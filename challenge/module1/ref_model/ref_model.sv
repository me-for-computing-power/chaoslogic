==> flow/design.v <==
`timescale 1ns/1ns
module ref_model (
    input         clk_in,         
    input         rst_n,          
    input [15:0]  data_in,        
    output logic [139:0] data_to_fifo,       
    output logic         fifo_w_enable,     
    output logic         crc_err,           
    output logic [15:0]  data_to_crc,
    input  logic         crc16_done,        
    output logic         crc16_valid,       
    input  logic [15:0]  data_from_crc      
);
typedef enum {
    IDLE,
    HEAD_CHECK,
    CHANNEL,
    DATA,
    CRC_OUTPUT,
    ENABLE_CRC
} state_t;
state_t state, next_state;
reg [7:0]  data_ch;          
reg [3:0]  data_counter;      
reg [3:0]  data_count;        
reg [15:0] data_shift_reg;    
reg [159:0] full_data_reg;    
reg [31:0] tail_detec_reg;    
reg [15:0] crc_field_reg;     
reg [127:0] data_128;       
reg [3:0]  crc_cnt;           
reg start_crc;           
localparam HEADER = 32'hE0E0_E0E0;   
localparam TAIL   = 32'h0E0E_0E0E;   
always_ff @(posedge clk_in or negedge rst_n) begin
    if (!rst_n) begin
        state <= IDLE;
    end else begin
        state <= next_state;
    end
end
always_comb begin
    next_state = state;
    case (state)
        IDLE: if (data_in == 16'hE0E0) next_state = HEAD_CHECK;
        HEAD_CHECK: begin
            if (data_in == 16'hE0E0) next_state = CHANNEL;
            else next_state = IDLE;
        end
        CHANNEL: next_state = DATA;
        DATA: begin
            if (data_in == 16'h0E0E) next_state = CRC_OUTPUT;
            else if (data_counter >= 10) next_state = IDLE;  
        end
        CRC_OUTPUT: begin
            if (data_in == 16'h0E0E) next_state = ENABLE_CRC;  
            else next_state = IDLE;
        end
        ENABLE_CRC: begin
            next_state = IDLE;
        end
    endcase
end
always_ff @(posedge clk_in or negedge rst_n) begin
    if (!rst_n) begin
        data_counter <= 0;
        full_data_reg <= 0;
        tail_detec_reg <= 0;
    end else begin
        case (state)
            CHANNEL: begin
                data_counter <= 0;
                full_data_reg <= 0;
                tail_detec_reg <= 0;
            end
            DATA: begin
                tail_detec_reg <= {tail_detec_reg[15:0], data_in};
                full_data_reg <= {full_data_reg[143:0], data_in};  
                if (data_counter < 10)  
                    data_counter <= data_counter + 1;         
            end
            default: begin
                if (state == IDLE) data_counter <= 0;
            end
        endcase
    end
end
always_ff @(posedge clk_in or negedge rst_n) begin
    if (!rst_n) begin
        data_ch <= 0;
    end else if (state == CHANNEL) begin
        data_ch <= data_in[7:0];  
    end
end
always_ff @(posedge clk_in or negedge rst_n) begin
    if (!rst_n) begin
        crc_field_reg <= 0;
        data_128 <= 0;
        data_count <= 0;
        start_crc <= 1'b0;  
    end else begin
        case (state)
            CRC_OUTPUT: begin
                crc_field_reg   <= tail_detec_reg[31:16];
                data_128        <= full_data_reg[159:32];  
                data_count      <= data_counter - 2;  
                start_crc       <= 1'b0;  
            end     
            ENABLE_CRC:begin
                start_crc <= 1'b1;  
            end
        endcase
    end
end
always_ff @(posedge clk_in or negedge rst_n) begin
    if (!rst_n) begin
        data_to_crc <= 0;
        crc_err <= 0;
        crc_cnt <= 0;
        crc16_valid <= 0;
        fifo_w_enable <= 0;
    end else if (start_crc == 1'b1) begin 
            if (crc_cnt < data_count) begin
                    crc16_valid <= 1'b1;
                    data_to_crc <= data_128[crc_cnt * 16 +: 16];
                    crc_cnt <= crc_cnt + 1;
                end else begin
                    crc16_valid <= 1'b0;
                    crc_cnt <= 4'h0;
                end
                if (crc16_done) begin
                    if (data_from_crc == crc_field_reg) begin
                        crc_err <= 1'b0;  
                        fifo_w_enable <= 1'b1;  
                        data_to_fifo <= {data_128, data_ch, data_count};  
                    end else begin
                        crc_err <= 1'b1;  
                        fifo_w_enable <= 1'b0;  
                    end
                end
    end    
end
endmodule
# Reports on ref_model
# Tool output for the design above, in the order of the flow.
# Line numbers count from 1 in the design file above.
# Cell names lack the library's common part.
# The mark - stands for no value.
# inputs
top	ref_model
clock_port	clk_in
cell_library	sky130hd
lib_corner	tt_025C_1v80

# Word-level counts
# Counts by Yosys on the flattened word-level netlist (proc, flatten, opt, wreduce; memories kept). Register bits leave out memories and registers merged into their read ports (data or address). Print and check cells are left out. Cells with the same type and inputs are merged into one.
# op_classes
addsub	3
n_cmp	3
eq_ne	11
shift	1
n_mux	16
n_reduce_logical	10
# op_table
cell	n
160-bit case mux with 2-bit select	1
32-bit case mux with 6-bit select	1
128-bit by 9-bit variable part select with 16-bit output	1
32-bit 2-to-1 mux	3
32-bit by 2-bit == test with 1-bit output (second input constant)	2
32-bit by 3-bit == test with 1-bit output (second input constant)	2
32-bit case mux with 2-bit select	1
32-bit by 1-bit == test with 1-bit output (second input constant)	1
32-bit zero test	1
16-bit by 12-bit == test with 1-bit output (second input constant)	1
16-bit == test	1
16-bit == test (second input constant)	1
4-bit 2-to-1 mux	3
4-bit by 1-bit adder with 4-bit output (second input constant)	2
4-bit case mux with 2-bit select	1
2-bit AND reduction	3
6-bit nonzero test	1
2-bit != test (second input constant)	2
2-bit nonzero test	2
4-bit by 2-bit subtractor with 4-bit output (second input constant)	1
4-bit less-than comparator	1
4-bit >= comparator (second input constant)	1
4-bit less-than comparator (second input constant)	1
4-bit AND reduction	1
3-bit != test (second input constant)	1
3-bit AND reduction	1
3-bit nonzero test	1
3-bit 2-to-1 mux	1
# Other operator kinds: 3; their cells: 5.
# word_totals
ff_bits	548
inputBits	35

# Longest topological paths
# Yosys ltp: most cells in a row. Word level: on the elaborated netlist, between registers, memories and ports. Mapped: between sequential cells and ports; inverters and the memories' decode and read muxes count.
# logic_depth
depth_word	4
abc_area	0
ltp_mapped	7
depth_no_buf	6

# After synthesis
# The flow's flattened synthesis, as Yosys stat reports it; memories are mapped. The netlist is that of the ABC_AREA named above (0 if unset); the other value can give another one.
# The area totals of this step are shown rounded.
# types
type	n	area_total_um2
dfrtp_1	349	8.73E+03
edfxtp_1	140	4.2E+03
mux2_2	153	1.72E+03
nand2_1	291	1.09E+03
o21ai_0	151	755.725
mux4_2	32	720.691
clkbuf_1	60	225.216
mux2i_1	19	190.182
o2bb2ai_1	18	157.651
a22o_1	17	148.893
xor2_1	16	140.134
ha_1	8	100.096
buf_2	14	70.067
inv_1	13	48.797
nor2_1	8	30.029
a2111oi_4	1	27.526
dfstp_2	1	26.275
nor4_1	4	25.024
# Other cell types: 29; their cells: 51.
# synth_totals
cells	1346
synth_area_um2	18800
ff_cells	490
n_buf	82

# Path before layout
# Path of least setup slack by OpenSTA after synthesis, without wires, with an ideal clock, recovery checks aside; 20% of the period is set as input and as output delay. Where synthesis merged equal registers, the netlist keeps one of their names.
# synth_timing
path_type	input-to-reg
from	input port data_from_crc[14]
to	register data_to_fifo[0]
clock_period_ps	21700
input_delay_ps	4340
setup_ps	811
arrival_time_ps	14468
required_ps	20889
setup_slack_ps	6421
delay_ps	10939
path_stages	4
period_less_setup_slack_ps	15279
# "delay_ps" = arrival - input delay + setup time.
# "path_stages": output pins that drive a net of the path, with the launching flip-flop's if there is one; two outputs of one cell count as two.
# "period_less_setup_slack_ps" = period - worst setup slack (recovery checks aside). The figure is calculated, with input and output delays left at 20% of the set period.
# The rows between start and end are the longest chain of elaborated cells between them; the timing report does not say that the signal goes this way. Where chains are equally long, one stands for them.
# Each line given opens the expression or statement behind the cell; cells for indexed reads and writes are added by Yosys, which also makes memories of some case tables.
# synth_between
path_cell_list	xor2_1 nor4_1 nand4_1 nor3_1
elab_chain_cells	2
cone_cells	2
# synth_rtl
element	line	rtl
start: declaration	12	input  logic [15:0]  data_from_crc
16-bit == test	132	if (data_from_crc == crc_field_reg) begin
4-bit AND reduction	-
end: assignment	135	data_to_fifo <= {data_128, data_ch, data_count};
end: declaration	6	output logic [139:0] data_to_fifo,

# Timing after layout
# Path of least setup slack in the final report of record 1 (OpenROAD, finished layout, wires in). Where an end is a register, its clock arrival counts in the times.
# The path's times are printed in steps of 10 ps; the period is the one set.
# layout_timing
path_type	input-to-reg
from	input port data_from_crc[10]
to	register data_to_fifo[76]
clock_period_ps	27600
input_delay_ps	5520
setup_ps	370
arrival_time_ps	7880
required_ps	27800
setup_slack_ps	19920
path_stages	6
# The rows between start and end are the longest chain of elaborated cells between them; the timing report does not say that the signal goes this way. Where chains are equally long, one stands for them.
# layout_between
path_cell_list	clkdlybuf4s50_1 xor2_1 nor4_1 nand4_1 nor3_2 buf_12
elab_chain_cells	2
cone_cells	2
# layout_rtl
element	line	rtl
start: declaration	12	input  logic [15:0]  data_from_crc
16-bit == test	132	if (data_from_crc == crc_field_reg) begin
4-bit AND reduction	-
end: assignment	135	data_to_fifo <= {data_128, data_ch, data_count};
end: declaration	6	output logic [139:0] data_to_fifo,

# Record of 2 stored runs of the RTL-to-layout flow on ref_model, platform sky130hd. The runs are unordered. Constraints: input delay and output delay 20% of the set period each, output load 0.01 pF.
# "clock_period_reached_ps" = clock period - worst setup slack. The figure is calculated, with input and output delays left at 20% of the set period.
# "critical_path_time_ps" is the time allowed to the run's worst setup path (the clock period less input and output delay, where it has them) less its slack. Clock arrival times count: a late capture clock shortens it, a late launch clock lengthens it.
# "fin_power_uw" rests on the timing tool's default activity at the inputs, not on a simulated workload.
# "critical_path_time_ps" is given in steps of 10 ps.
# Measured values are rounded.
# Among the settings, -- means not set for that run.
setting or result,record 1,record 2
period_ns,27.6,16.2
CORE_UTILIZATION,17,40
SETUP_SLACK_MARGIN,3.9,3.73
PLACE_DENSITY,0.73,--
CORE_ASPECT_RATIO,0.59,--
CELL_PAD_IN_SITES_DETAIL_PLACEMENT,0,--
CAP_MARGIN,25,20
MIN_ROUTING_LAYER,met1,--
CORE_MARGIN,2,2
SLEW_MARGIN,20,20
hold_worst_slack_ps,446,449
timing.setup.tns_ps,0,0
synthArea_um2,18800,18800
finalUtil_frac,0.221,0.495
setup_worst_slack_ps,19900,10900
die_area_um2,113000,48700
clock_period_reached_ps,7676,5305
critical_path_time_ps,2160,2070
critical_path_type,input-to-reg,input-to-reg
finish.stdcell_area_um2,24100,23000
fin_power_uw,1560,2600
